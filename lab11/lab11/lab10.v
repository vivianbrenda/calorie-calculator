==> flow/design.v <==
module FF_DCE(q, clk, d, clr, en);
 input clk, clr, en, d;
 output reg q;
 always @(posedge clk)
 if (clr) q <= 1;
 else if (en) q <= d;
endmodule
module FF_DCE16(q, clk, d, clr, en);
 input clk, clr, en;
 input [15:0] d;
 output reg [15:0] q;
 always @(posedge clk)
 if (clr) q <= 16'b0000000000000000;
 else if (en) q <= d;
endmodule
module FF_DCE16best(q, clk, d, clr, en);
 input clk, clr, en;
 input [15:0] d;
 output reg [15:0] q;
 always @(posedge clk)
 if (clr) q <= 16'h9999;
 else if (en) q <= d;
endmodule
module adder13 (a, b, sum);
	input [12:0] a, b;
	output [12:0] sum;
	assign sum = a + b;
endmodule
module lfsr8bit (reset, enable, clk, out);
	input reset, enable, clk;
	output [7:0] out;
	wire w1, w2, w3, w4, w5, w6, w7, w8, w7a, w6a, w5a;
	FF_DCE seg8(w8, clk, w1, reset, enable);
	FF_DCE seg7(w7, clk, w8, reset, enable);
	xor(w7a, w7, w1);
	FF_DCE seg6(w6, clk, w7a, reset, enable);
	xor(w6a, w6, w1);
	FF_DCE seg5(w5, clk, w6a, reset, enable);
	xor(w5a, w5, w1);
	FF_DCE seg4(w4, clk, w5a, reset, enable);
	FF_DCE seg3(w3, clk, w4, reset, enable);
	FF_DCE seg2(w2, clk, w3, reset, enable);
	FF_DCE seg1(w1, clk, w2, reset, enable);
	assign out = {w8, w7, w6, w5, w4, w3, w2, w1};
endmodule
module down13counter(q, clken, enable, ld, clk, din);
	input clk, enable, ld;
	input [12:0] din;
	output reg [12:0] q;
	output clken;
	always @(posedge clk)
	begin
	if (ld)
		q <= din;
	else if (enable)
		q <= q - 13'b0000000000001;
	end
	assign clken = (q == 13'b0000000000000) ? 1'b1 : 1'b0; 
endmodule
module delay(reset, enable, clk, ld, done);
	input reset, enable, clk, ld;
	output done;
	wire [7:0] lfsrOut;
	wire [12:0] addSum, bla, lfsrOutExtend;
	lfsr8bit lfsr(reset, enable, clk, lfsrOut);
	assign lfsrOutExtend = lfsrOut << 4'd4;
	adder13 a13(lfsrOutExtend, 13'd1000, addSum);
	down13counter dC(bla, done, enable, ld, clk, addSum);
endmodule
module scoringUnit(SCin, SCupdate, SCout, clk, bestscore, reset);
	input [15:0] SCin;
	input SCupdate, clk, bestscore, reset;
	output [15:0] SCout;
	wire [15:0] last_time, best_time;
	wire greater, ander;
	assign greater = (last_time < best_time) ? 1'b1 : 1'b0;
	and(ander, SCupdate, greater);
	FF_DCE16 lastTime(last_time, clk, SCin, reset, SCupdate);
	FF_DCE16best bestTime(best_time, clk, SCin, reset, ander);
	assign SCout = (bestscore) ? best_time : last_time;
endmodule
==> Step by step through the tools: scoringUnit <==
Tool output for the design above, in the order of the flow.
Lines are those of the file above, counted from 1.
Operators: Yosys type, input widths -> output width; for muxes data width and select width s.
Cell names lack the library's common part.
{ "setup": {"top_module": "scoringUnit", "clock": "clk", "lib": "sky130hd", "corner": "tt_025C_1v80"} }

==> After elaboration <==
Counts by Yosys on the flattened word-level netlist (proc, flatten, opt, wreduce; memories kept). Register bits leave out memories and registers merged into their read ports (data or address); mux counts leave out enables and synchronous resets folded into registers. Print and check cells are left out. Cells with the same type and inputs are merged into one.
{ "word_totals": {"out_inout_bits": 16, "wordCells": 6, "regBits": 32} }
{ "op_classes": {"compare": 1, "mux": 2, "n_logic": 1} }
{ "ops": {"columns": ["op", "n"], "rows": [
  ["$lt 16x16->1", 1],
  ["$mux 16", 1],
  ["$and 1x1->1", 1],
  ["$mux 1", 1]
]} }

==> Logic depth <==
Yosys ltp: most cells in a row. Word level: on the elaborated netlist, between registers, memories and ports. Mapped: between sequential cells and ports; inverters and the memories' decode and read muxes count.
{ "depth": {"ltp_word": 3, "abc_area": 0, "ltp_mapped": 8} }

==> After synthesis <==
Source: synth_stat.txt of the flow (Yosys; design flattened, memories mapped). It holds for the ABC_AREA given above (unset counts as 0); a run with the other value may have another netlist.
{ "synth_totals": {"sequential_area_um2": 640.6, "ffs": 32, "area_um2": 1830.5, "cell_count": 192} }
{ "types": {"columns": ["cell_type", "n", "type_area_um2"], "rows": [
  ["dfxtp_1", 32, 640.614],
  ["mux2i_1", 32, 320.307],
  ["ha_1", 15, 187.68],
  ["mux2_2", 16, 180.173],
  ["nor2_1", 32, 120.115],
  ["nand2b_1", 16, 100.096],
  ["inv_1", 18, 67.565],
  ["nor4_4", 1, 21.27],
  ["a21oi_1", 4, 20.019],
  ["clkbuf_1", 5, 18.768],
  ["nand4_1", 3, 18.768],
  ["a21o_1", 2, 15.014],
  ["a221oi_2", 1, 15.014],
  ["buf_2", 3, 15.014],
  ["buf_8", 1, 15.014],
  ["o2111ai_2", 1, 15.014],
  ["buf_6", 1, 11.261],
  ["a41o_1", 1, 10.01]
]} }
Not listed: further types 5, cells in them 8.
The figures by module come from a second, unflattened synthesis with its own total; it is not the netlist above.
{ "unflattened": {"hier_cells": 174, "area_unflattened_um2": 1759.2} }
Each row is one instance without its submodules.
{ "by_module": {"columns": ["mod", "cells", "mod_seq_area_um2", "n_inst", "mod_area_um2"], "rows": [
  ["(name not given)", 52, 320.3, 1, 609.3],
  ["FF_DCE16", 52, 320.3, 1, 580.6],
  ["scoringUnit", 70, 0.0, 1, 569.3]
]} }

==> Path before layout <==
OpenSTA on the mapped netlist: ideal clock, no wires. The path of least setup slack (recovery checks aside). Input and output delay are each 20% of the period. Register names are those of the netlist, which keeps one name where synthesis merged equal registers.
{ "synth_path": {"path_type": "reg-to-reg", "start": "register (no name shown)", "end": "register (no name shown)", "clock_period_ns": 1.84, "launch_ns": 0.000, "driving_pins": 9, "path_delay_ns": 1.945, "setup_slack_ns": -0.105, "t_arrival_ns": 1.873, "synth_period_reached_ns": 1.945} }
"path_delay_ns" = arrival - input delay + setup time.
"driving_pins": output pins that drive a net of the path, with the launching flip-flop's if there is one; two outputs of one cell count as two.
"synth_period_reached_ns" is the clock period less the worst setup slack; recovery checks do not enter. This is arithmetic on one report: input and output delays are still those of the set period (20% each).
Between the ends stands the longest chain of elaborated cells between them, by number of cells; it is not shown to be the way that was timed. Of several equally long chains one is given.
A line is the first line of the expression or statement that the cell stems from. Yosys adds cells for indexed reads and writes and turns some case tables into memories.
{ "synth_via": {"cell_sequence": "dfxtp_1 -> inv_1 -> ha_1 -> a21o_1 -> nand3_1 -> a21oi_1 -> nor4_4 -> buf_8 -> mux2i_1", "elab_chain_len": 3, "cone_cells": 3, "cone_lines": 2} }
{ "synth_rtl": {"columns": ["element", "line_no", "source"], "rows": [
  ["start, declared", 19, "output reg [15:0] q;"],
  ["start, assigned", 21, "if (clr) q <= 16'h9999;"],
  ["start, assigned", 22, "else if (en) q <= d;"],
  ["$lt 16x16->1", 76, null],
  ["$mux 1", 76, null],
  ["$and 1x1->1", 77, "and(ander, SCupdate, greater);"],
  ["end, assigned", 21, null],
  ["end, assigned", 22, null],
  ["end, declared", 19, null]
]} }

==> Timing after layout <==
From the final timing report of stored run 2: the path of least setup slack in the routed layout; clock arrival at registers is part of the times.
{ "layout_path": {"path_type": "input-to-output", "start": "input port (no name shown)", "end": "output port SCout[5]", "launch_ns": 0.72, "clock_period_ns": 3.58, "in_delay_ns": 0.72, "t_arrival_ns": 2.30, "out_delay_ns": 0.72, "setup_slack_ns": 0.56, "driving_pins": 4} }
Between the ends stands the longest chain of elaborated cells between them, by number of cells; it is not shown to be the way that was timed. Of several equally long chains one is given.
{ "layout_via": {"cell_sequence": "clkdlybuf4s50_1 -> buf_4 -> mux2_2 -> clkdlybuf4s50_1", "elab_chain_len": 1, "cone_cells": 1, "cone_lines": 1} }
{ "layout_rtl": {"columns": ["element", "line_no", "source"], "rows": [
  ["start, declared", 72, null],
  ["$mux 16", 80, null],
  ["end, declared", 73, "output [15:0] SCout;"]
]} }

Measured data: module scoringUnit, platform sky130hd, 2 stored runs of the flow under differing settings, order arbitrary. Input and output delays are each 20% of the period that was set; the output load is 0.01 pF.
"achieved clock period (ns)" is the run's clock period less its worst setup slack. It is reckoned from that one timing run; input and output delays stay at 20% of the period that was set.
"worst setup path time (ns)" means the part of the period allowed to the worst setup path (the constraints hold back 20% at inputs and 20% at outputs) less its slack; where the path has registers, the arrival times of their clocks count too.
By "finish__power__total" is meant OpenSTA's value without simulated activity: inputs other than the clock are taken to toggle once in ten clock periods, and the tool carries that through the logic.

settings of stored run 1
{
  "period_ns": 3.75,
  "CORE_UTILIZATION": 54,
  "PLACE_DENSITY_LB_ADDON": 0.12,
  "CORE_MARGIN": 6,
  "CELL_PAD_IN_SITES_DETAIL_PLACEMENT": 1,
  "CTS_CLUSTER_SIZE": 18,
  "CTS_CLUSTER_DIAMETER": 313,
  "SLEW_MARGIN": 20,
  "MIN_ROUTING_LAYER": "met1",
  "CAP_MARGIN": 20
}
report of stored run 1: did not finish, cts, DPL-0033

settings of stored run 2
{
  "period_ns": 3.58,
  "CORE_UTILIZATION": 21,
  "SETUP_SLACK_MARGIN": 0.13,
  "PLACE_DENSITY_LB_ADDON": 0.25,
  "CORE_MARGIN": 9,
  "CELL_PAD_IN_SITES_GLOBAL_PLACEMENT": 1,
  "TNS_END_PERCENT": 10,
  "GPL_ROUTABILITY_DRIVEN": 0,
  "MIN_ROUTING_LAYER": "met1",
  "CAP_MARGIN": 20,
  "SLEW_MARGIN": 20
}
report of stored run 2
yosys chip area after synthesis (um^2): 1830.5
finish__design__die__area: 12402.2
finish__design__instance__area__stdcell: 2379.8
finish__design__instance__utilization: 0.2853
finish__timing__setup__ws: 0.560
finish__timing__setup__tns: 0.000
finish__timing__hold__ws: 0.484
finish__power__total: 8.875e-04
achieved clock period (ns): 3.020
worst setup path time (ns): 1.59
worst setup path kind: input-to-output
